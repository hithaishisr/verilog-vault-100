==> flow/design.v <==
module lzd (
    clk,
    rst_n,
    start,
    data_in,
    count,
    all_zero,
    busy,
    done
);
  parameter width = 7'd64, count_width = 7;
  input clk, rst_n, start;
  input [(width-1'b1):0] data_in;
  output reg [(count_width-1):0] count;
  output reg all_zero, busy, done;
  localparam IDLE = 2'd0, CHECK_BIT = 2'd1, DONE = 2'd2;
  reg [1:0] state, nxt_state;
  reg [63:0] data_in_reg;   
  reg [ 6:0] lzd_count;   
  wire check_bit_sig, done_sig;
  always @(posedge clk) begin
    if (~rst_n) state <= IDLE;
    else state <= nxt_state;
  end
  always @(*) begin
    case (state)
      IDLE: begin
        if (start && !busy && data_in != 0) nxt_state = CHECK_BIT;
        else if (start && !busy && data_in == 0) nxt_state = DONE;
        else nxt_state = state;
      end
      CHECK_BIT: begin
        if (data_in_reg[63]) nxt_state = DONE;
        else nxt_state = state;
      end
      DONE: nxt_state = IDLE;   
      default: nxt_state = IDLE;
    endcase
  end
  assign check_bit_sig = (state == CHECK_BIT);
  assign done_sig = (state == DONE);
  always @(posedge clk) begin
    if (~rst_n) begin
      count <= 0;
      done <= 0;
      busy <= 0;
      all_zero <= 0;
      lzd_count <= 0;
      data_in_reg <= 0;
    end else if (start && !busy) begin
      busy <= 1'b1;
      done <= 0;
      all_zero <= 0;
      lzd_count <= 0;
      data_in_reg <= data_in;
    end else if (check_bit_sig) begin
      if (data_in_reg[width-1'b1] == 0) begin
        lzd_count   <= lzd_count + 1'b1;
        data_in_reg <= data_in_reg << 1;
      end
    end else if (done_sig) begin
      all_zero <= (data_in_reg == 0) ? 1'b1 : 1'b0;
      count <= (data_in_reg == 0) ? width : lzd_count;
      done <= 1'b1;
      busy <= 0;
    end
  end
endmodule
# [Step by step through the tools: lzd]
# The steps from the RTL of lzd to its reports follow in flow order.
# Lines are those of the file above, counted from 1.
# Operators: Yosys type, input widths -> output width; for muxes data width and select width s.
# The mark - stands for no value.
[inputs] design="lzd" clock_port="clk" cell_library="sky130hd" pvt_corner="tt_025C_1v80"

# [After elaboration]
# Yosys after proc, flatten, opt, wreduce and memory -nomap, before mapping. Memory bits, and registers merged into a memory's read port (data or address), are not among the register bits. Print and check cells are not counted. Equal cells are merged and count once.
[word_totals] elab_cells=48 reg_bits=83
[op_classes] addsub=1 muxes=12 eq_ne=6 reduce_and_logical=17 n_logic=4
[op_table] operator="$mux 64" n=3
[op_table] operator="$logic_not 64->1" n=2
[op_table] operator="$reduce_bool 64->1" n=1
[op_table] operator="$reduce_and 2->1" n=5
[op_table] operator="$add 7x1->7 const B" n=1
[op_table] operator="$mux 7" n=1
[op_table] operator="$mux 2" n=3
[op_table] operator="$not 1->1" n=4
[op_table] operator="$ne 2x2->1 const B" n=2
[op_table] operator="$reduce_bool 2->1" n=2
[op_table] operator="$pmux 2 s2" n=1
[op_table] operator="$mux 1" n=4
[op_table] operator="$logic_and 1x1->1" n=3
[op_table] operator="$ne 3x3->1 const B" n=1
[op_table] operator="$reduce_and 3->1" n=1
[op_table] operator="$eq 2x1->1 const B" n=1
[op_table] operator="$ne 2x1->1 const B" n=1
[op_table] operator="$eq 2x2->1 const B" n=1
[op_table] operator="$logic_not 2->1" n=1
[op_table] operator="$reduce_or 2->1" n=1
[op_table] operator="$logic_not 1->1" n=1

# [Longest topological paths]
# Yosys ltp: most cells in a row. Word level: on the elaborated netlist, between registers, memories and ports. Mapped: between sequential cells and ports; inverters and the memories' decode and read muxes count.
[logic_depth] word_depth=6 abc_area=0 depth_mapped=5

# [Mapped cells and area]
# The flow's flattened synthesis, as Yosys stat reports it; memories are mapped. The netlist is that of the ABC_AREA named above (0 if unset); the other value can give another one.
# The area totals of this step are shown rounded.
[mapped] flip_flops=84 seq_area_um2=1680 synth_area_um2=3750 buf_cells=36 mapped_cells=475
[types] cell="sky130_fd_sc_hd__dfxtp_1" n=84 area_total_um2=1.68E+03
[types] cell="sky130_fd_sc_hd__a311oi_1" n=62 area_total_um2=543.021
[types] cell="sky130_fd_sc_hd__nand2_1" n=133 area_total_um2=499.229
[types] cell="sky130_fd_sc_hd__nor2_1" n=71 area_total_um2=266.506
[types] cell="sky130_fd_sc_hd__nor4_1" n=31 area_total_um2=193.936
[types] cell="sky130_fd_sc_hd__clkbuf_1" n=18 area_total_um2=67.565
[types] cell="sky130_fd_sc_hd__o2bb2ai_1" n=7 area_total_um2=61.309
[types] cell="sky130_fd_sc_hd__nand4_1" n=9 area_total_um2=56.304
[types] cell="sky130_fd_sc_hd__buf_2" n=8 area_total_um2=40.038
[types] cell="sky130_fd_sc_hd__nand3_1" n=8 area_total_um2=40.038
[types] cell="sky130_fd_sc_hd__buf_1" n=10 area_total_um2=37.536
[types] cell="sky130_fd_sc_hd__nor4_2" n=3 area_total_um2=37.536
[types] cell="sky130_fd_sc_hd__xnor2_1" n=3 area_total_um2=26.275
[types] cell="sky130_fd_sc_hd__xor2_1" n=3 area_total_um2=26.275
[types] cell="sky130_fd_sc_hd__a21oi_1" n=5 area_total_um2=25.024
[types] cell="sky130_fd_sc_hd__nor4_4" n=1 area_total_um2=21.27
[types] cell="sky130_fd_sc_hd__nand2b_1" n=3 area_total_um2=18.768
[types] cell="sky130_fd_sc_hd__and3_1" n=2 area_total_um2=12.512
# Other cell types: 10; their cells: 14.

# [Timing after synthesis]
# Source: OpenSTA report_checks on the synthesized netlist (no wires, ideal clock, input and output delay 20% of the period each), path of least setup slack; recovery checks are left aside. Register names are those of the netlist, which keeps one name where synthesis merged equal registers.
[synth_timing] path_kind="reg-to-reg" startpoint="register data_in_reg[31]" endpoint="register count[6]" clock_period_ns=1.86 delay_ns=1.439 t_arrival_ns=1.378 stages=5 slack_ns=0.421 t_required_ns=1.799 period_less_setup_slack_ns=1.439
# "delay_ns" is the arrival time less input delay plus setup time.
# "stages" counts driving pins, that of a launching flip-flop among them; a cell with two outputs on the path counts twice.
# "period_less_setup_slack_ns" is the clock period less the worst setup slack; recovery checks do not enter. This is arithmetic on one report: input and output delays are still those of the set period (20% each).
# Between the ends stands the longest chain of elaborated cells between them, by number of cells; it is not shown to be the way that was timed. Of several equally long chains one is given.
# Each line given opens the expression or statement behind the cell; cells for indexed reads and writes are added by Yosys, which also makes memories of some case tables.
# A register here has more assigning lines than the two given.
[synth_via] path_cell_list="sky130_fd_sc_hd__dfxtp_1 > sky130_fd_sc_hd__nor4_1 > sky130_fd_sc_hd__nand4_1 > sky130_fd_sc_hd__nor4_4 > sky130_fd_sc_hd__o221a_1" elab_chain_cells=2 cells_between=2 cone_classes="mux (1); reduce/logical (1)"
[synth_rtl] element="start, declared" line_no=18 source="reg [63:0] data_in_reg;"
[synth_rtl] element="start, assigned" line_no=55 source="data_in_reg <= data_in;"
[synth_rtl] element="start, assigned" line_no=59 source="data_in_reg <= data_in_reg << 1;"
[synth_rtl] element="$logic_not 64->1" line_no=63 source="count <= (data_in_reg == 0) ? width : lzd_count;"
[synth_rtl] element="$mux 7" line_no=63
[synth_rtl] element="end, assigned" line_no=44 source="count <= 0;"
[synth_rtl] element="end, assigned" line_no=63
[synth_rtl] element="end, declared" line_no=14 source="output reg [(count_width-1):0] count;"

# [Timing after layout]
# Path of least setup slack in the final report of run 1 (OpenROAD, finished layout, wires in). Where an end is a register, its clock arrival counts in the times.
[layout_timing] path_kind="input-to-reg" startpoint="input port data_in[21]" endpoint="register state" stages=5 t_arrival_ns=2.32 t_required_ns=2.53 input_delay_ns=0.45 slack_ns=0.21 clock_period_ns=2.23
# Where an end lacks its bit number, it is one bit of the signal, or one of the new flip-flops if synthesis recoded a state register.
[layout_via] path_cell_list="sky130_fd_sc_hd__clkdlybuf4s50_1 > sky130_fd_sc_hd__nor4_2 > sky130_fd_sc_hd__nand4_1 > sky130_fd_sc_hd__nor4_2 > sky130_fd_sc_hd__a32o_1"
[layout_rtl] element="start, declared" line_no=13 source="input [(width-1'b1):0] data_in;"
[layout_rtl] element="end, assigned" line_no=22 source="if (~rst_n) state <= IDLE;"
[layout_rtl] element="end, assigned" line_no=23 source="else state <= nxt_state;"
[layout_rtl] element="end, declared" line_no=17 source="reg [1:0] state, nxt_state;"
# Chain of elaborated cells between the ends: none given.

2 stored runs of lzd in the flow (synthesis by Yosys, layout by OpenROAD, sky130hd cells), in arbitrary order. Constraints: input delay and output delay 20% of the set period each, output load 0.01 pF.
By "achieved clock period" is meant the clock period of the run minus its worst setup slack. This is arithmetic on one report: input and output delays are still those of the set period (20% each).
"worst setup path time" = time allowed to the worst setup path (clock period - input delay - output delay, where it has them) - its slack; a late launch clock adds to it, a late capture clock takes from it.
"power" rests on the timing tool's default activity at the inputs, not on a simulated workload.
The measured numbers are rounded.
[run 1] settings: period_ns=2.23, CORE_UTILIZATION=37, SETUP_SLACK_MARGIN=0.1, PLACE_DENSITY=0.47, CORE_MARGIN=7, CELL_PAD_IN_SITES_DETAIL_PLACEMENT=1, GPL_ROUTABILITY_DRIVEN=1, CTS_CLUSTER_DIAMETER=125, CAP_MARGIN=40, SLEW_MARGIN=35, MIN_ROUTING_LAYER=met2, MAX_ROUTING_LAYER=met4
[run 1] result: chip area after synthesis (Yosys) 3750 um2, die area 13200 um2, standard-cell area of the final layout 4920 um2, utilization 0.501, worst setup slack after layout 0.210 ns, total negative slack 0.000 ns, worst hold slack 0.456 ns, power 3360 µW, achieved clock period 2.020 ns, worst setup path time 1.57 ns, worst setup path kind input-to-reg
[run 2] settings: period_ns=1.74, CORE_UTILIZATION=30, CAP_MARGIN=20, CORE_MARGIN=2, SLEW_MARGIN=20
[run 2] result: chip area after synthesis (Yosys) 3750 um2, die area 13400 um2, standard-cell area of the final layout 5530 um2, utilization 0.456, worst setup slack after layout 0.107 ns, total negative slack 0.000 ns, worst hold slack 0.378 ns, power 5000 µW, achieved clock period 1.633 ns, worst setup path time 1.63 ns, worst setup path kind reg-to-reg
