==> flow/design.v <==
module non_restoring_divider (
    clk,
    rst,
    start,
    dividend,
    divisor,
    signed_op,
    quotient,
    remainder,
    done,
    error,
    busy
);
  localparam reset = 3'd0, 
             sign_detection = 3'd1, 
             shift = 3'd2, 
             operate = 3'd3, 
             decide = 3'd4, 
             finish = 3'd5;
  parameter width = 8, N_width = 4;
  input clk, rst, start, signed_op;
  input [(width-1):0] dividend;
  input [(width-1):0] divisor;
  output reg done, error, busy;
  output reg [(width-1):0] quotient, remainder;
  reg [(width-1):0] Acc, dividend_reg, divisor_reg;   
  reg [(width-1):0] shift_acc, shift_dividend_reg;   
  reg [(N_width-1):0] N;   
  reg [2:0] state, next_state;   
  wire shift_en, sign_detection_en, operate_en, decide_en;
  always @(posedge clk) begin
    if (rst) begin
      state <= reset;
    end else begin
      state <= next_state;
    end
  end
  always @(*) begin
    case (state)
      reset: begin
        if (start && !busy && signed_op) next_state = sign_detection;
        else if (start && !busy) next_state = shift;
        else next_state = reset;
      end
      sign_detection: begin
        if (busy && N == 0) next_state = finish;
        else next_state = shift;
      end
      shift: begin
        if (busy && N == 0) next_state = finish;
        else next_state = operate;
      end
      operate: begin
        if (busy && N == 0) next_state = finish;
        else next_state = decide;
      end
      decide: begin
        if (busy && N == 0) next_state = finish;
        else next_state = shift;
      end
      finish:  next_state = finish;
      default: next_state = reset;
    endcase
  end
  assign sign_detection_en = (state == sign_detection);
  assign shift_en = (state == shift);
  assign operate_en = (state == operate);
  assign decide_en = (state == decide);
  always @(posedge clk) begin
    if (rst) begin
      Acc <= 0;
      dividend_reg <= 0;
      divisor_reg <= 0;
      N <= 0;
      done <= 0;
      error <= 0;
      busy <= 0;
      quotient <= 0;
      remainder <= 0;
    end   
    else if (start && !busy && !done) begin
      if (divisor == 0) begin
        error <= 1'b1;
        done <= 1'b1;
        quotient <= 0;
        remainder <= 0;
      end else if (signed_op) begin
        if (dividend[width-1]) dividend_reg <= ~dividend + 1'b1;
        else dividend_reg <= dividend;
        if (divisor[width-1]) divisor_reg <= ~divisor + 1'b1;
        else divisor_reg <= divisor;
        if (sign_detection_en) begin
          if (divisor_reg <= dividend_reg) begin
            Acc <= 0;
            busy <= 1'b1;
            done <= 1'b0;
            error <= 1'b0;
            N <= width;
          end else begin
            error <= 1'b1;
          end
        end
      end else begin
        if (divisor <= dividend) begin
          Acc <= 0;
          done <= 1'b0;
          busy <= 1'b1;
          error <= 1'b0;
          N <= width;
          dividend_reg <= dividend;
          divisor_reg <= divisor;
        end else begin
          error <= 1'b1;
        end
      end
    end   
    else if (busy && N != 0) begin
      if (Acc[width-1] != 1'b0) begin
        if (shift_en) begin
          {shift_acc, shift_dividend_reg} <= {Acc, dividend_reg} << 1'b1;
        end
        if (operate_en) begin
          Acc <= shift_acc + divisor_reg;
        end
        if (decide_en) begin
          N <= N - 1'b1;
          if (Acc[width-1] != 1'b0) dividend_reg <= {shift_dividend_reg[(width-1):1], 1'b0};
          else dividend_reg <= {shift_dividend_reg[(width-1):1], 1'b1};
        end
      end else begin
        if (shift_en) begin
          {shift_acc, shift_dividend_reg} <= {Acc, dividend_reg} << 1'b1;
        end
        if (operate_en) begin
          Acc <= shift_acc - divisor_reg;
        end
        if (decide_en) begin
          N <= N - 1'b1;
          if (Acc[width-1] != 1'b0) dividend_reg <= {shift_dividend_reg[(width-1):1], 1'b0};
          else dividend_reg <= {shift_dividend_reg[(width-1):1], 1'b1};
        end
      end
    end   
    else if (busy && N == 0) begin
      if (signed_op) begin
        if (Acc[width-1] != 1'b0) begin
          if (dividend[width-1]) remainder <= ~(Acc + divisor_reg) + 1'b1;
          else remainder <= Acc + divisor_reg;
        end else begin
          if (dividend[width-1]) remainder <= ~Acc + 1'b1;
          else remainder <= Acc;
        end
        if ((dividend[width-1] ^ divisor[width-1]) != 0) quotient <= ~dividend_reg + 1'b1;
        else quotient <= dividend_reg;
      end else begin
        if (Acc[width-1] != 1'b0) remainder <= Acc + divisor_reg;
        else remainder <= Acc;
        quotient <= dividend_reg;
      end
      done <= 1'b1;
      busy <= 1'b0;
    end
  end
endmodule
==> From RTL to reports: non_restoring_divider <==
What the tools print for non_restoring_divider, step after step.
Lines are those of the file above, counted from 1.
Library cell names are shortened.
{ "design": {"design": "non_restoring_divider", "clk_port": "clk", "library": "sky130hd", "lib_corner": "tt_025C_1v80"} }

==> Word-level counts <==
Yosys after proc, flatten, opt, wreduce and memory -nomap, before mapping. Memory bits, and registers merged into a memory's read port (data or address), are not among the register bits. Print and check cells are not counted. Equal cells are merged and count once.
{ "op_classes": {"n_logic": 9, "reduce_and_logical": 28, "mux": 71, "n_addsub": 9, "cmp": 2, "n_eq": 16} }
{ "op_table": {"columns": ["operator", "count"], "rows": [
  ["two-way mux 8 bit", 36],
  ["adder 8 x 1 -> 8 bit (second input constant)", 5],
  ["NOT 8 bit", 5],
  ["nonzero test 32 bit", 1],
  ["two-way mux 4 bit", 8],
  ["two-way mux 1 bit", 22],
  ["AND reduction 6 bit", 3],
  ["adder 8 bit", 2],
  ["<= comparator 8 bit", 2],
  ["case mux 3 bit (select 5 bit)", 1],
  ["inequality test 4 x 2 -> 1 bit (second input constant)", 3],
  ["nonzero test 2 bit", 5],
  ["AND reduction 5 bit", 2],
  ["inequality test 3 x 2 -> 1 bit (second input constant)", 3],
  ["AND reduction 4 bit", 2],
  ["subtractor 8 bit", 1],
  ["logical NOT 8 bit", 1],
  ["equality test 3 x 2 -> 1 bit (second input constant)", 2],
  ["equality test 3 bit (second input constant)", 2],
  ["AND reduction 3 bit", 2],
  ["two-way mux 3 bit", 2],
  ["logical AND 1 bit", 5],
  ["inequality test 2 bit (second input constant)", 2],
  ["subtractor 4 x 1 -> 4 bit (second input constant)", 1],
  ["logical NOT 4 bit", 1],
  ["nonzero test 4 bit", 1],
  ["two-way mux 2 bit", 2],
  ["NOT 1 bit", 3]
]} }
Other operator kinds: 9; their cells: 10.
{ "word_totals": {"reg_bits": 65, "out_inout_bits": 19} }

==> Depth <==
Depth = most cells in a row (Yosys ltp): at word level without a register or memory, in the mapped netlist without a sequential cell, where the memories' decode and read muxes count.
{ "depth": {"word_depth": 9, "abc_area": 0, "depth_mapped": 11} }

==> Netlist <==
The flow's flattened synthesis, as Yosys stat reports it; memories are mapped. The netlist is that of the ABC_AREA named above (0 if unset); the other value can give another one.
Totals and module areas in this step are rounded.
{ "by_type": {"columns": ["type", "count", "type_area_um2"], "rows": [
  ["dfxtp_1", 52, 1.04E+03],
  ["ha_1", 43, 538.016],
  ["edfxtp_1", 15, 450.432],
  ["xnor2_1", 28, 245.235],
  ["a21oi_1", 47, 235.226],
  ["nor2_1", 55, 206.448],
  ["inv_1", 41, 153.898],
  ["nand2_1", 37, 138.883],
  ["xor2_1", 10, 87.584],
  ["a211oi_1", 11, 82.579],
  ["clkbuf_1", 21, 78.826],
  ["a22oi_1", 9, 67.565],
  ["nor3_1", 13, 65.062],
  ["a211o_1", 7, 61.309],
  ["fa_1", 3, 60.058],
  ["nand3_1", 11, 55.053],
  ["o21a_1", 7, 52.55],
  ["o41ai_1", 6, 52.55]
]} }
Not listed: further types 48, cells in them 119.
{ "synth_totals": {"buf_cells": 23, "yosys_area_um2": 4500, "mapped_cells": 535, "ff_cells": 67} }

==> Worst setup path after synthesis <==
Source: OpenSTA report_checks on the synthesized netlist (no wires, ideal clock, input and output delay 20% of the period each), path of least setup slack; recovery checks are left aside. Register names are those of the netlist, which keeps one name where synthesis merged equal registers.
{ "synth_path": {"path_kind": "input -> register", "from": "in dividend[1]", "to": "reg Acc[5]", "launch_ps": 1074, "n_path_buf": 1, "arrival_ps": 2766, "stages": 10, "required_time_ps": 5300, "slack_ps": 2533, "period_ps": 5370, "path_delay_ps": 1762, "period_less_setup_slack_ps": 2837} }
"path_delay_ps" = arrival - input delay + setup time.
"stages" counts driving pins, that of a launching flip-flop among them; a cell with two outputs on the path counts twice.
"period_less_setup_slack_ps" is the clock period less the worst setup slack; recovery checks do not enter. This is arithmetic on one report: input and output delays are still those of the set period (20% each).
Between the ends stands the longest chain of elaborated cells between them, by number of cells; it is not shown to be the way that was timed. Of several equally long chains one is given.
A line is the first line of the expression or statement that the cell stems from. Yosys adds cells for indexed reads and writes and turns some case tables into memories.
At most two assigning lines are given for a register; there are more.
{ "synth_via": {"cell_sequence": "inv_1 ha_1 nor2b_1 o21a_1 o21ai_1 a211o_1 a31oi_1 clkbuf_1 or3_1 a21oi_1", "elab_chain_cells": 5, "cone_cells": 7} }
{ "synth_lines": {"columns": ["item", "line", "text"], "rows": [
  ["from (decl)", 22, "input [(width-1):0] dividend;"],
  ["<= comparator 8 bit", 104, "if (divisor <= dividend) begin"],
  ["two-way mux 8 bit", 104, null],
  ["two-way mux 8 bit", 87, "end else if (signed_op) begin"],
  ["two-way mux 8 bit", 82, "if (divisor == 0) begin"],
  ["two-way mux 8 bit", 81, "else if (start && !busy && !done) begin"],
  ["to (assign)", 123, "Acc <= shift_acc + divisor_reg;"],
  ["to (assign)", 135, "Acc <= shift_acc - divisor_reg;"],
  ["to (decl)", 26, "reg [(width-1):0] Acc, dividend_reg, divisor_reg;"]
]} }

==> Worst path after layout <==
From the final timing report of record 1: the path of least setup slack in the routed layout; clock arrival at registers is part of the times.
The report prints the path's times to 10 ps; the period is as set.
{ "layout_path": {"path_kind": "input -> register", "from": "in dividend[7]", "to": "reg dividend_reg[7]", "stages": 12, "launch_ps": 710, "arrival_ps": 3040, "required_time_ps": 3780, "n_path_buf": 3, "slack_ps": 740, "period_ps": 3540} }
Between the ends stands the longest chain of elaborated cells between them, by number of cells; it is not shown to be the way that was timed. Of several equally long chains one is given.
At most two assigning lines are given for a register; there are more.
{ "layout_via": {"cell_sequence": "clkdlybuf4s50_1 inv_1 ha_1 nand2_1 o21ai_1 mux2i_1 a211o_1 buf_4 a21boi_2 buf_4 a211oi_1 a211oi_1", "elab_chain_cells": 6, "cone_cells": 10} }
{ "layout_lines": {"columns": ["item", "line", "text"], "rows": [
  ["from (decl)", 22, "input [(width-1):0] dividend;"],
  ["NOT 8 bit", 88, "if (dividend[width-1]) dividend_reg <= ~dividend + 1'b1;"],
  ["adder 8 x 1 -> 8 bit", 88, null],
  ["two-way mux 8 bit", 88, null],
  ["two-way mux 8 bit", 87, "end else if (signed_op) begin"],
  ["two-way mux 8 bit", 82, "if (divisor == 0) begin"],
  ["two-way mux 8 bit", 81, "else if (start && !busy && !done) begin"],
  ["to (assign)", 88, null],
  ["to (assign)", 89, "else dividend_reg <= dividend;"],
  ["to (decl)", 26, "reg [(width-1):0] Acc, dividend_reg, divisor_reg;"]
]} }

Stored flow runs of non_restoring_divider (2 of them; Yosys, OpenROAD, sky130hd). They differ in their settings and are not a sequence. Constraints: input delay and output delay 20% of the set period each, output load 0.01 pF.
"achieved_clock_period_ps" is the run's clock period less its worst setup slack. It is reckoned from that one timing run; input and output delays stay at 20% of the period that was set.
"critical_path_time_ps": the worst setup path's part of the clock period (all of it between registers, 20% less for each end at a port) less its slack. A launch clock that arrives late makes it longer, a capture clock that arrives late makes it shorter.
By "final_power_mw" is meant OpenSTA's value without simulated activity: inputs other than the clock are taken to toggle once in ten clock periods, and the tool carries that through the logic.
"critical_path_time_ps" is known to 10 ps.
Values from the reports are rounded here.
[
  {
    "run": "record 1",
    "settings": { "period_ns": 3.54, "CORE_UTILIZATION": 33, "SETUP_SLACK_MARGIN": 0.29, "PLACE_DENSITY_LB_ADDON": 0.11, "CORE_ASPECT_RATIO": 1.87, "CORE_MARGIN": 7, "SLEW_MARGIN": 15, "CAP_MARGIN": 20 },
    "results": { "die_area_um2": 17000, "hold_worst_slack_ps": 450, "critical_path_time_ps": 2090, "critical_path_kind": "input -> register", "finish.utilization_frac": 0.4, "final_power_mw": 2.2, "timing.setup.ws_ps": 740, "ys_area_um2": 4500, "stdcell_area_um2": 5400, "timing.setup.tns_ps": 0, "achieved_clock_period_ps": 2797 }
  },
  {
    "run": "record 2",
    "settings": { "period_ns": 4.56, "CORE_UTILIZATION": 65, "SETUP_SLACK_MARGIN": 0.47, "PLACE_DENSITY": 0.66, "TNS_END_PERCENT": 30, "GPL_ROUTABILITY_DRIVEN": 1, "CTS_CLUSTER_SIZE": 21, "CAP_MARGIN": 20, "CORE_MARGIN": 2, "SLEW_MARGIN": 20 },
    "results": { "timing.setup.ws_ps": 1100, "final_power_mw": 1.6, "timing.setup.tns_ps": 0, "critical_path_time_ps": 2590, "critical_path_kind": "input -> register", "die_area_um2": 7700, "stdcell_area_um2": 5200, "hold_worst_slack_ps": 440, "achieved_clock_period_ps": 3501, "finish.utilization_frac": 0.77, "ys_area_um2": 4500 }
  }
]
