==> flow/design.v <==
module floating_point_adder (
    clk,
    a,
    b,
    rst_n,
    start,
    result,
    valid,
    overflow,
    underflow
);
  input clk, rst_n, start;
  input [31:0] a, b;   
  output reg valid, overflow, underflow;   
  output reg [31:0] result;   
  reg [4:0] count_0;   
  reg sign_a, sign_b, sign_out;   
  reg STATE_CHECK_EXCEPTIONS_end, busy;   
  reg [7:0] exp_a, exp_b, exp_out;   
  reg [8:0] exp_out_reg;   
  reg [23:0] mant_a, mant_a_reg, mant_b, mant_b_reg;   
  reg [23:0] mant_out, mant_out_reg_1;   
  reg [24:0] mant_out_reg_2;   
  localparam STATE_IDLE = 4'd0, STATE_UNPACK_INPUTS = 4'd1, STATE_CHECK_EXCEPTIONS = 4'd2, STATE_EXCEPTION_DONE = 4'd3, STATE_ADD_OR_SUB = 4'd4,
             STATE_HANDLE_CARRY = 4'd5, STATE_NORMALIZE_SHIFT = 4'd6, STATE_NORMALIZE_MANT = 4'd7, STATE_PACK_OUTPUT = 4'd8;
  reg [3:0] state, nxt_state;
  wire state_unpack_inputs_sig, state_check_exceptions_sig, state_add_or_sub_sig,
       state_handle_carry_sig, state_normalize_shift_sig, state_normalize_mant_sig, state_pack_output_sig;
  always @(posedge clk) begin
    if (~rst_n) begin
      state <= STATE_IDLE;
    end else begin
      state <= nxt_state;
    end
  end
  always @(*) begin
    case (state)
      STATE_IDLE: begin
        if (start && !busy) nxt_state = STATE_UNPACK_INPUTS;
        else nxt_state = state;
      end
      STATE_UNPACK_INPUTS: nxt_state = STATE_CHECK_EXCEPTIONS;
      STATE_CHECK_EXCEPTIONS: nxt_state = STATE_EXCEPTION_DONE;
      STATE_EXCEPTION_DONE: begin
        if (STATE_CHECK_EXCEPTIONS_end) nxt_state = STATE_IDLE;
        else nxt_state = STATE_ADD_OR_SUB;
      end
      STATE_ADD_OR_SUB: begin
        if (sign_a ^ sign_b) nxt_state = STATE_NORMALIZE_SHIFT;
        else nxt_state = STATE_HANDLE_CARRY;
      end
      STATE_HANDLE_CARRY: nxt_state = STATE_NORMALIZE_SHIFT;
      STATE_NORMALIZE_SHIFT: nxt_state = STATE_NORMALIZE_MANT;
      STATE_NORMALIZE_MANT: nxt_state = STATE_PACK_OUTPUT;
      STATE_PACK_OUTPUT: nxt_state = STATE_IDLE;
      default: nxt_state = STATE_IDLE;
    endcase
  end
  assign state_unpack_inputs_sig    = (state == STATE_UNPACK_INPUTS);
  assign state_check_exceptions_sig = (state == STATE_CHECK_EXCEPTIONS);
  assign state_add_or_sub_sig       = (state == STATE_ADD_OR_SUB);
  assign state_handle_carry_sig     = (state == STATE_HANDLE_CARRY);
  assign state_normalize_shift_sig  = (state == STATE_NORMALIZE_SHIFT);
  assign state_normalize_mant_sig   = (state == STATE_NORMALIZE_MANT);
  assign state_pack_output_sig      = (state == STATE_PACK_OUTPUT);
  always @(posedge clk) begin
    if (~rst_n) begin
      count_0 <= 0;
      sign_a <= 0;
      sign_b <= 0;
      sign_out <= 0;
      STATE_CHECK_EXCEPTIONS_end <= 0;
      busy <= 0;
      exp_a <= 0;
      exp_b <= 0;
      exp_out <= 0;
      exp_out_reg <= 0;
      mant_a <= 0;
      mant_a_reg <= 0;
      mant_b <= 0;
      mant_b_reg <= 0;
      mant_out <= 0;
      mant_out_reg_1 <= 0;
      mant_out_reg_2 <= 0;
      valid <= 0;
      overflow <= 0;
      underflow <= 0;
      result <= 0;
    end else if (start && !busy) begin
      count_0 <= 0;
      sign_out <= 0;
      busy <= 1'b1;
      exp_out <= 0;
      exp_out_reg <= 0;
      mant_a <= 0;
      mant_a_reg <= 0;
      mant_b <= 0;
      mant_b_reg <= 0;
      mant_out <= 0;
      mant_out_reg_1 <= 0;
      mant_out_reg_2 <= 0;
      valid <= 0;
      overflow <= 0;
      underflow <= 0;
      STATE_CHECK_EXCEPTIONS_end <= 1'b0;
      sign_a <= a[31];
      sign_b <= b[31];
      exp_a <= a[30:23];
      exp_b <= b[30:23];
    end else if (state_unpack_inputs_sig) begin
      mant_a <= (exp_a != 0 && a[22:0] != 0) ? {1'b1, a[22:0]} : {1'b0, a[22:0]};
      mant_b <= (exp_b != 0 && b[22:0] != 0) ? {1'b1, b[22:0]} : {1'b0, b[22:0]};
    end else if (state_check_exceptions_sig) begin
      if (exp_a == 0 && mant_a == 0) begin
        result <= b;
        valid <= 1'b1;
        underflow <= 0;
        overflow <= 0;
        STATE_CHECK_EXCEPTIONS_end <= 1'b1;
        busy <= 0;
      end else if (exp_b == 0 && mant_b == 0) begin
        result <= a;
        valid <= 1'b1;
        underflow <= 0;
        overflow <= 0;
        STATE_CHECK_EXCEPTIONS_end <= 1'b1;
        busy <= 0;
      end else if (exp_a == 8'd255 && mant_a == 0 && exp_b == 8'd255 && mant_b == 0) begin
        if (sign_a ^ sign_b) begin
          result <= {1'b1, 8'd255, 23'd1};   
          valid  <= 0;
        end else begin
          result <= {sign_a, 8'd255, 23'd0};   
          valid  <= 1'b1;
        end
        underflow <= 0;
        overflow <= 0;
        STATE_CHECK_EXCEPTIONS_end <= 1;
        busy <= 0;
      end else if ((exp_a == 8'd255 && mant_a != 0) || (exp_b == 8'd255 && mant_b != 0)) begin
        result <= {(sign_a | sign_b), 8'd255, 23'd1};   
        valid <= 1'b1;
        underflow <= 0;
        overflow <= 0;
        STATE_CHECK_EXCEPTIONS_end <= 1;
        busy <= 0;
      end else if (exp_a == 8'd255 && mant_a == 0) begin
        result <= {sign_a, 8'd255, 23'd0};
        valid <= 1'b1;
        underflow <= 0;
        overflow <= 0;
        STATE_CHECK_EXCEPTIONS_end <= 1;
        busy <= 0;
      end else if (exp_b == 8'd255 && mant_b == 0) begin
        result <= {sign_b, 8'd255, 23'd0};
        valid <= 1'b1;
        underflow <= 0;
        overflow <= 0;
        STATE_CHECK_EXCEPTIONS_end <= 1;
        busy <= 0;
      end else begin
        if (exp_a > exp_b) begin
          exp_out <= exp_a;
          mant_a_reg <= mant_a;
          mant_b_reg <= mant_b >> (exp_a - exp_b);
        end else if (exp_a < exp_b) begin
          exp_out <= exp_b;
          mant_a_reg <= mant_a >> (exp_b - exp_a);
          mant_b_reg <= mant_b;
        end else begin
          exp_out <= exp_a;
          mant_a_reg <= mant_a;
          mant_b_reg <= mant_b;
        end
      end
    end else if (state_add_or_sub_sig) begin
      if (sign_a ^ sign_b) begin
        if (mant_a_reg > mant_b_reg) begin
          mant_out <= mant_a_reg - mant_b_reg;
          sign_out <= sign_a;
        end else begin
          mant_out <= mant_b_reg - mant_a_reg;
          sign_out <= sign_b;
        end
      end else begin
        mant_out_reg_2 <= mant_a_reg + mant_b_reg;
        sign_out <= sign_a;
      end
    end else if (state_handle_carry_sig) begin
      if (mant_out_reg_2[24] == 1'b1) begin
        mant_out <= mant_out_reg_2[24:1];
        exp_out_reg <= exp_out + 1'b1;
      end else begin
        mant_out <= mant_out_reg_2[23:0];
      end
    end else if (state_normalize_shift_sig) begin
      case (1'b1)
        mant_out[23]: count_0 <= 5'd0;
        mant_out[22]: count_0 <= 5'd1;
        mant_out[21]: count_0 <= 5'd2;
        mant_out[20]: count_0 <= 5'd3;
        mant_out[19]: count_0 <= 5'd4;
        mant_out[18]: count_0 <= 5'd5;
        mant_out[17]: count_0 <= 5'd6;
        mant_out[16]: count_0 <= 5'd7;
        mant_out[15]: count_0 <= 5'd8;
        mant_out[14]: count_0 <= 5'd9;
        mant_out[13]: count_0 <= 5'd10;
        mant_out[12]: count_0 <= 5'd11;
        mant_out[11]: count_0 <= 5'd12;
        mant_out[10]: count_0 <= 5'd13;
        mant_out[9]: count_0 <= 5'd14;
        mant_out[8]: count_0 <= 5'd15;
        mant_out[7]: count_0 <= 5'd16;
        mant_out[6]: count_0 <= 5'd17;
        mant_out[5]: count_0 <= 5'd18;
        mant_out[4]: count_0 <= 5'd19;
        mant_out[3]: count_0 <= 5'd20;
        mant_out[2]: count_0 <= 5'd21;
        mant_out[1]: count_0 <= 5'd22;
        mant_out[0]: count_0 <= 5'd23;
        default: count_0 <= 5'd0;
      endcase
      exp_out_reg <= (mant_out_reg_2[24] == 1'b1) ? exp_out_reg : exp_out;
    end else if (state_normalize_mant_sig) begin
      mant_out_reg_1 <= mant_out << count_0;
      if (exp_out_reg > {4'd0, count_0}) begin
        exp_out_reg <= exp_out_reg - count_0;
      end else begin
        exp_out_reg <= 0;
      end
    end else if (state_pack_output_sig) begin
      if (exp_out_reg >= 9'd255) begin
        overflow <= 1'b1;
        result <= {sign_out, 8'd255, 23'd0};   
        valid <= 0;
      end else if (exp_out_reg == 9'd0 || exp_out_reg <= 9'd1) begin
        underflow <= 1'b1;
        result <= {sign_out, 31'd0};   
        valid <= 0;
      end else begin
        result <= {sign_out, exp_out_reg[7:0], mant_out_reg_1[22:0]};
        valid <= 1'b1;
        underflow <= 0;
        overflow <= 0;
      end
      busy <= 0;
    end
  end
endmodule
# Reports on floating_point_adder
# What the tools print for floating_point_adder, step after step.
# Lines are those of the file above, counted from 1.
# Operators carry their Yosys type and port widths (W data, S select, Z words).
# Cell names lack the library's common part.
# The mark - stands for no value.
# setup
top_module	floating_point_adder
clock_port	clk
lib	sky130hd
pvt_corner	tt_025C_1v80

# After elaboration
# Yosys after proc, flatten, opt, wreduce and memory -nomap, before mapping. Memory bits, and registers merged into a memory's read port (data or address), are not among the register bits. Print and check cells are not counted. Equal cells are merged and count once.
# op_classes
compare	6
add_sub_neg	7
shift	3
n_eq	27
reduce_and_logical	45
bitwise	16
muxes	111
# ops
op	count
$mux W32	13
$mux W24	10
$mux W5	24
$mux W31	2
$mux W9	6
$mux W1	50
$sub A24 B24 Y24	2
$shr A24 B8 Y24	2
$logic_not A24 Y1	2
$reduce_bool A24 Y1	2
$reduce_bool A23 Y1	2
$reduce_and A8 Y1	4
$pmux W4 S8	1
$add A24 B24 Y25	1
$gt A24 B24 Y1	1
$shl A24 B5 Y23	1
$ne A3 B2 Y1 const B	6
$eq A4 B3 Y1 const B	4
$sub A8 B8 Y8	2
$eq A8 B8 Y1 const B	2
$logic_not A8 Y1	2
$reduce_bool A8 Y1	2
$mux W8	2
$not A1 Y1	14
$reduce_and A7 Y1	2
$reduce_and A6 Y1	2
$logic_and A1 B1 Y1	11
$ne A2 B1 Y1 const B	5
# Other operator kinds: 29; their cells: 38.
# word_totals
reg_bits	250
out_inout_bits	35
input_bits	67

# Longest topological paths
# Yosys ltp: most cells in a row. Word level: on the elaborated netlist, between registers, memories and ports. Mapped: between sequential cells and ports; inverters and the memories' decode and read muxes count.
# logic_depth
word_depth	24
abc_area	0
depth_mapped	16

# Mapped cells and area
# The flow's flattened synthesis, as Yosys stat reports it; memories are mapped. The netlist is that of the ABC_AREA named above (0 if unset); the other value can give another one.
# mapped
stdcells	2412
flip_flops	255
seq_area_um2	5104.9
yosys_area_um2	18850.6
n_buf	176
# types
cell	count	area_total_um2
dfxtp_1	255	5.1E+03
mux2i_1	128	1.28E+03
ha_1	93	1.16E+03
nor2_1	267	1E+03
a21oi_1	178	890.854
nand2_1	219	822.038
o21ai_0	108	540.518
a211oi_1	68	510.49
a221oi_1	55	481.712
clkbuf_1	120	450.432
inv_1	119	446.678
mux4_2	17	382.867
xnor2_1	38	332.819
nand3_1	55	275.264
nor3_1	55	275.264
mux2_2	22	247.738
nor4_1	39	243.984
a21boi_0	30	225.216
# Other cell types: 77; their cells: 546.

# Path before layout
# OpenSTA on the mapped netlist: ideal clock, no wires. The path of least setup slack (recovery checks aside). Input and output delay are each 20% of the period. Register names are those of the netlist, which keeps one name where synthesis merged equal registers.
# synth_timing
kind	register -> register
start	register exp_a[0]
end	register mant_b_reg[10]
required_time_ps	6556
n_path_buf	2
slack_ps	3258
arrival_time_ps	3298
path_stages	16
launch_ps	0
delay_ps	3432
tclk_ps	6690
synth_period_reached_ps	3432
# "delay_ps" is the arrival time less input delay plus setup time.
# "path_stages" counts driving pins, that of a launching flip-flop among them; a cell with two outputs on the path counts twice.
# "synth_period_reached_ps" = period - worst setup slack (recovery checks aside). The figure is calculated, with input and output delays left at 20% of the set period.
# The rows between start and end are the longest chain of elaborated cells between them; the timing report does not say that the signal goes this way. Where chains are equally long, one stands for them.
# Each line given opens the expression or statement behind the cell; cells for indexed reads and writes are added by Yosys, which also makes memories of some case tables.
# At most two assigning lines are given for a register; there are more.
# synth_between
cell_sequence	dfxtp_1 -> inv_1 -> ha_1 -> fa_1 -> nand2b_1 -> a21o_4 -> a21oi_4 -> buf_2 -> buf_1 -> a21oi_1 -> o32ai_1 -> nor2_1 -> a21o_1 -> mux2_2 -> a221oi_1 -> a211oi_1
elab_chain_cells	6
cone_cells	17
classes_between	1 x add/sub; 1 x compare; 1 x eq/ne; 1 x shift; 1 x mux; 4 x logic; 8 x reduce/logical
# synth_lines
element	line	text
start: declaration	19	reg [7:0] exp_a, exp_b, exp_out;
start: assignment	74	exp_a <= 0;
start: assignment	108	exp_a <= a[30:23];
$eq A8 B8 Y1	128	end else if (exp_a == 8'd255 && mant_a == 0 && exp_b == 8'd255 && mant_b == 0) begin
$logic_and A1 B1 Y1 x3	128
$not A1 Y1	-
$reduce_and A8 Y1	-
end: assignment	165	mant_b_reg <= mant_b >> (exp_a - exp_b);
end: assignment	169	mant_b_reg <= mant_b;
end: declaration	21	reg [23:0] mant_a, mant_a_reg, mant_b, mant_b_reg;

# Worst path after layout
# From the final timing report of job 1: the path of least setup slack in the routed layout; clock arrival at registers is part of the times.
# The report prints the path's times to 10 ps; the period is as set.
# layout_timing
kind	register -> register
start	register exp_a[0]
end	register mant_a_reg[2]
arrival_time_ps	4400
slack_ps	190
tclk_ps	4130
required_time_ps	4590
path_stages	16
n_path_buf	2
launch_ps	550
# The rows between start and end are the longest chain of elaborated cells between them; the timing report does not say that the signal goes this way. Where chains are equally long, one stands for them.
# At most two assigning lines are given for a register; there are more.
# layout_between
cell_sequence	dfxtp_1 -> inv_1 -> ha_1 -> fa_1 -> nand2b_1 -> a21o_4 -> a21o_4 -> buf_6 -> o21ai_2 -> nand2_1 -> buf_4 -> o221ai_1 -> mux2i_1 -> o2bb2ai_1 -> nor4_1 -> nor3_1
elab_chain_cells	6
cone_cells	19
classes_between	1 x add/sub; 2 x compare; 1 x eq/ne; 1 x shift; 2 x mux; 4 x logic; 8 x reduce/logical
# layout_lines
element	line	text
start: declaration	19	reg [7:0] exp_a, exp_b, exp_out;
start: assignment	74	exp_a <= 0;
start: assignment	108	exp_a <= a[30:23];
$eq A8 B8 Y1	128	end else if (exp_a == 8'd255 && mant_a == 0 && exp_b == 8'd255 && mant_b == 0) begin
$logic_and A1 B1 Y1 x3	128
$not A1 Y1	-
$reduce_and A8 Y1	-
end: assignment	164	mant_a_reg <= mant_a;
end: assignment	168	mant_a_reg <= mant_a >> (exp_b - exp_a);
end: declaration	21	reg [23:0] mant_a, mant_a_reg, mant_b, mant_b_reg;

# Record of 2 stored runs of the RTL-to-layout flow on floating_point_adder, platform sky130hd. The runs are unordered. Constraints: input delay and output delay 20% of the set period each, output load 0.01 pF.
# "clock_period_reached_ps" means the clock period less the worst setup slack. The figure is calculated, with input and output delays left at 20% of the set period.
# "worst_path_allowed_less_slack_ps": the worst setup path's part of the clock period (all of it between registers, 20% less for each end at a port) less its slack. A launch clock that arrives late makes it longer, a capture clock that arrives late makes it shorter.
# By "power_uw" is meant OpenSTA's value without simulated activity: inputs other than the clock are taken to toggle once in ten clock periods, and the tool carries that through the logic.
# "worst_path_allowed_less_slack_ps" is given in steps of 10 ps.
# Settings: n/a = not set for that run.
name,job 1,job 2
period_ns,4.13,4.83
CORE_UTILIZATION,65,47
CAP_MARGIN,20,0
CORE_MARGIN,2,2
SLEW_MARGIN,20,35
SETUP_SLACK_MARGIN,n/a,0.05
PLACE_DENSITY_LB_ADDON,n/a,0.01
CORE_ASPECT_RATIO,n/a,0.81
CELL_PAD_IN_SITES_DETAIL_PLACEMENT,n/a,1
GPL_TIMING_DRIVEN,n/a,0
MIN_ROUTING_LAYER,n/a,met1
MAX_ROUTING_LAYER,n/a,met4
ws_setup_ps,187,-75
cell_area_final_um2,21348.0,21526.9
power_uw,7893,6922
design.die.area_um2,30378.7,41734.0
clock_period_reached_ps,3943,4905
timing.setup.tns_ps,0,-75
worst_path_allowed_less_slack_ps,3940,4900
path_kind,register -> register,register -> register
fin_util_pct,74.6,54.0
timing.hold.ws_ps,442,459
post_synth_area_um2,18850.6,18850.6
